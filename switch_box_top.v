==> flow/design.v <==
module switch_box_top(
	input in_wire_0_0,
	input in_wire_0_1,
	input in_wire_0_2,
	input in_wire_0_3,
	input in_wire_2_2,
	input in_wire_2_3,
	input in_wire_2_0,
	input in_wire_2_1,
	input in_wire_1_1,
	input in_wire_1_0,
	input in_wire_1_3,
	input in_wire_1_2,
	input in_wire_3_3,
	input in_wire_3_2,
	input in_wire_3_1,
	input in_wire_3_0,
	output out_wire_0_0,
	output out_wire_0_1,
	output out_wire_0_2,
	output out_wire_0_3,
	output out_wire_1_0,
	output out_wire_1_1,
	output out_wire_1_2,
	output out_wire_1_3,
	output out_wire_2_0,
	output out_wire_2_1,
	output out_wire_2_2,
	output out_wire_2_3,
	input pe_output_0,
	input [31:0] config_data,
	input config_en,
	input clk,
	input reset
	);
	reg [31:0] config_data_reg;
	always @(posedge clk) begin
		if (reset) begin
			config_data_reg <= 32'b0;
		end else if (config_en) begin
			config_data_reg <= config_data;
		end
	end
	reg out_wire_0_0_i;
	reg out_wire_0_1_i;
	reg out_wire_0_2_i;
	reg out_wire_0_3_i;
	reg out_wire_1_0_i;
	reg out_wire_1_1_i;
	reg out_wire_1_2_i;
	reg out_wire_1_3_i;
	reg out_wire_2_0_i;
	reg out_wire_2_1_i;
	reg out_wire_2_2_i;
	reg out_wire_2_3_i;
	always @(*) begin
		case (config_data_reg[1:0])
			2'd0: out_wire_0_0_i = in_wire_1_0;
			2'd1: out_wire_0_0_i = in_wire_2_1;
			2'd2: out_wire_0_0_i = in_wire_3_2;
			2'd3: out_wire_0_0_i = pe_output_0;
			default: out_wire_0_0_i = 1'b0;
		endcase
	end
	assign out_wire_0_0 = out_wire_0_0_i;
	always @(*) begin
		case (config_data_reg[3:2])
			2'd0: out_wire_0_1_i = in_wire_1_1;
			2'd1: out_wire_0_1_i = in_wire_2_2;
			2'd2: out_wire_0_1_i = in_wire_3_3;
			2'd3: out_wire_0_1_i = pe_output_0;
			default: out_wire_0_1_i = 1'b0;
		endcase
	end
	assign out_wire_0_1 = out_wire_0_1_i;
	always @(*) begin
		case (config_data_reg[5:4])
			2'd0: out_wire_0_2_i = in_wire_1_2;
			2'd1: out_wire_0_2_i = in_wire_2_3;
			2'd2: out_wire_0_2_i = in_wire_3_0;
			2'd3: out_wire_0_2_i = pe_output_0;
			default: out_wire_0_2_i = 1'b0;
		endcase
	end
	assign out_wire_0_2 = out_wire_0_2_i;
	always @(*) begin
		case (config_data_reg[7:6])
			2'd0: out_wire_0_3_i = in_wire_1_3;
			2'd1: out_wire_0_3_i = in_wire_2_0;
			2'd2: out_wire_0_3_i = in_wire_3_1;
			2'd3: out_wire_0_3_i = pe_output_0;
			default: out_wire_0_3_i = 1'b0;
		endcase
	end
	assign out_wire_0_3 = out_wire_0_3_i;
	always @(*) begin
		case (config_data_reg[9:8])
			2'd0: out_wire_1_0_i = in_wire_2_1;
			2'd1: out_wire_1_0_i = in_wire_3_2;
			2'd2: out_wire_1_0_i = in_wire_0_3;
			2'd3: out_wire_1_0_i = pe_output_0;
			default: out_wire_1_0_i = 1'b0;
		endcase
	end
	assign out_wire_1_0 = out_wire_1_0_i;
	always @(*) begin
		case (config_data_reg[11:10])
			2'd0: out_wire_1_1_i = in_wire_2_2;
			2'd1: out_wire_1_1_i = in_wire_3_3;
			2'd2: out_wire_1_1_i = in_wire_0_0;
			2'd3: out_wire_1_1_i = pe_output_0;
			default: out_wire_1_1_i = 1'b0;
		endcase
	end
	assign out_wire_1_1 = out_wire_1_1_i;
	always @(*) begin
		case (config_data_reg[13:12])
			2'd0: out_wire_1_2_i = in_wire_2_3;
			2'd1: out_wire_1_2_i = in_wire_3_0;
			2'd2: out_wire_1_2_i = in_wire_0_1;
			2'd3: out_wire_1_2_i = pe_output_0;
			default: out_wire_1_2_i = 1'b0;
		endcase
	end
	assign out_wire_1_2 = out_wire_1_2_i;
	always @(*) begin
		case (config_data_reg[15:14])
			2'd0: out_wire_1_3_i = in_wire_2_0;
			2'd1: out_wire_1_3_i = in_wire_3_1;
			2'd2: out_wire_1_3_i = in_wire_0_2;
			2'd3: out_wire_1_3_i = pe_output_0;
			default: out_wire_1_3_i = 1'b0;
		endcase
	end
	assign out_wire_1_3 = out_wire_1_3_i;
	always @(*) begin
		case (config_data_reg[17:16])
			2'd0: out_wire_2_0_i = in_wire_3_2;
			2'd1: out_wire_2_0_i = in_wire_0_3;
			2'd2: out_wire_2_0_i = in_wire_1_0;
			2'd3: out_wire_2_0_i = pe_output_0;
			default: out_wire_2_0_i = 1'b0;
		endcase
	end
	assign out_wire_2_0 = out_wire_2_0_i;
	always @(*) begin
		case (config_data_reg[19:18])
			2'd0: out_wire_2_1_i = in_wire_3_3;
			2'd1: out_wire_2_1_i = in_wire_0_0;
			2'd2: out_wire_2_1_i = in_wire_1_1;
			2'd3: out_wire_2_1_i = pe_output_0;
			default: out_wire_2_1_i = 1'b0;
		endcase
	end
	assign out_wire_2_1 = out_wire_2_1_i;
	always @(*) begin
		case (config_data_reg[21:20])
			2'd0: out_wire_2_2_i = in_wire_3_0;
			2'd1: out_wire_2_2_i = in_wire_0_1;
			2'd2: out_wire_2_2_i = in_wire_1_2;
			2'd3: out_wire_2_2_i = pe_output_0;
			default: out_wire_2_2_i = 1'b0;
		endcase
	end
	assign out_wire_2_2 = out_wire_2_2_i;
	always @(*) begin
		case (config_data_reg[23:22])
			2'd0: out_wire_2_3_i = in_wire_3_1;
			2'd1: out_wire_2_3_i = in_wire_0_2;
			2'd2: out_wire_2_3_i = in_wire_1_3;
			2'd3: out_wire_2_3_i = pe_output_0;
			default: out_wire_2_3_i = 1'b0;
		endcase
	end
	assign out_wire_2_3 = out_wire_2_3_i;
endmodule
# == Step by step through the tools: switch_box_top ==
# Tool output for the design above, in the order of the flow.
# Line numbers count from 1 in the design file above.
# The mark -- stands for no value.
# inputs
design,switch_box_top
clk_port,clk
lib,sky130hd
lib_corner,tt_025C_1v80

# == Word level ==
# Yosys after proc, flatten, opt, wreduce and memory -nomap, before mapping. Enables and synchronous resets that opt folds into registers are not counted as muxes. Memory bits, and registers merged into a memory's read port (data or address), are not among the register bits. Print and check cells are not counted. Equal cells are merged and count once.
# word_totals
register_bits,24
latch_bits,0
mem_bits_rw,0
mem_bits_ro,0
clocked_rd_ports_x_width,0
mem_count,0
inputBits,52
# op_classes
n_addsub,0
mul,0
n_div,0
compare,0
equal,36
shifts,0
muxes,12
bitwise,0
reduce_logical,12
# ops
op,n
== test 2 bit with constant B,24
case mux 1 bit (select 4 bit),12
== test 2 x 1 -> 1 bit with constant B,12
zero test 2 bit,12

# == Logic depth ==
# Yosys ltp: most cells in a row. Word level: on the elaborated netlist, between registers, memories and ports. Mapped: between sequential cells and ports; inverters and the memories' decode and read muxes count.
# logic_depth
word_depth,2
ABC_AREA,0
mapped_depth,4
depth_no_buf,2

# == Synthesis result ==
# The flow's flattened synthesis, as Yosys stat reports it; memories are mapped. The netlist is that of the ABC_AREA named above (0 if unset); the other value can give another one.
# The area totals of this step are shown rounded.
# mapped
mapped_cells,90
area_mm2,0.001167
sequential_area_mm2,0.0004805
flip_flops,24
buf_cells,6
# types
cell_type,n,area_total_um2
sky130_fd_sc_hd__dfxtp_1,24,480.461
sky130_fd_sc_hd__mux4_1,10,262.752
sky130_fd_sc_hd__mux2i_1,24,240.23
sky130_fd_sc_hd__nor2_1,24,90.086
sky130_fd_sc_hd__mux4_2,2,45.043
sky130_fd_sc_hd__buf_6,3,33.782
sky130_fd_sc_hd__buf_4,1,7.507
sky130_fd_sc_hd__clkbuf_1,2,7.507

# == Timing after synthesis ==
# OpenSTA on the mapped netlist: ideal clock, no wires. The path of least setup slack (recovery checks aside). Input and output delay are each 20% of the period. Register names are those of the netlist, which keeps one name where synthesis merged equal registers.
# synth_timing
path_type,input to output
start,in pe_output_0
end,out out_wire_0_0
period_ps,1760
input_delay_ps,352
launch_ps,352
arrival_time_ps,974
t_required_ps,1408
path_slack_ps,434
path_delay_ps,622
stages,2
path_buffers,1
synth_period_reached_ps,1326
# "path_delay_ps" = arrival - input delay + setup time.
# A path that ends at an output port has no setup time.
# "stages": output pins that drive a net of the path, with the launching flip-flop's if there is one; two outputs of one cell count as two.
# "synth_period_reached_ps" = period - worst setup slack (recovery checks aside). The figure is calculated, with input and output delays left at 20% of the set period.
# The rows between start and end are the longest chain of elaborated cells between them; the timing report does not say that the signal goes this way. Where chains are equally long, one stands for them.
# Each line given opens the expression or statement behind the cell; cells for indexed reads and writes are added by Yosys, which also makes memories of some case tables.
# synth_via
path_cell_list,sky130_fd_sc_hd__buf_6 > sky130_fd_sc_hd__mux4_1
elab_chain_cells,1
cone_cells,1
# synth_rtl
element,line,text
from (decl),30,"input pe_output_0,"
case mux 1 bit (select 4 bit),57,case (config_data_reg[1:0])
to (decl),18,"output out_wire_0_0,"

# == Timing after layout ==
# From the final timing report of record 1: the path of least setup slack in the routed layout; clock arrival at registers is part of the times.
# The report prints the path's times to 10 ps; the period is as set.
# layout_timing
path_type,register to output
start,reg config_data_reg[23]
end,out out_wire_2_3
period_ps,1430
launch_ps,260
arrival_time_ps,1260
t_required_ps,1140
path_slack_ps,-120
stages,3
path_buffers,1
# The rows between start and end are the longest chain of elaborated cells between them; the timing report does not say that the signal goes this way. Where chains are equally long, one stands for them.
# layout_via
path_cell_list,sky130_fd_sc_hd__dfxtp_2 > sky130_fd_sc_hd__mux4_2 > sky130_fd_sc_hd__buf_6
elab_chain_cells,2
cone_cells,5
# layout_rtl
element,line,text
from (assign),39,config_data_reg <= 32'b0;
from (assign),41,config_data_reg <= config_data;
== test 2 bit,167,case (config_data_reg[23:22])
case mux 1 bit (select 4 bit),167,
to (decl),29,"output out_wire_2_3,"

# Flow measurements of switch_box_top on sky130hd: 2 stored runs with different settings, listed in no order. Input and output delays are each 20% of the period that was set; the output load is 0.01 pF.
# "clock_period_reached_ps" is the run's clock period less its worst setup slack. It is reckoned from that one timing run; input and output delays stay at 20% of the period that was set.
# "power_total_uw" rests on the timing tool's default activity at the inputs, not on a simulated workload.
# Results are given in rounded form.
# Settings: n/a = not set for that run.
stored run,period_ns,CORE_UTILIZATION,SETUP_SLACK_MARGIN,PLACE_DENSITY_LB_ADDON,CORE_ASPECT_RATIO,CORE_MARGIN,TNS_END_PERCENT,SLEW_MARGIN,MIN_ROUTING_LAYER,CAP_MARGIN,yosys_chip_area_mm2,design_die_area_mm2,stdcell_area_mm2,timing.setup.ws_ps,tns_ps,worst_hold_slack_ps,power_total_uw,clock_period_reached_ps
record 1,1.43,18,0.25,0.11,0.53,3,15,0,met2,20,0.001167,0.007537,0.001919,-115,-1128,500,1813,1545
record 2,0.802,40,n/a,n/a,n/a,2,n/a,20,n/a,20,0.001167,0.003366,0.001802,-692,-8016,444,2561,1494
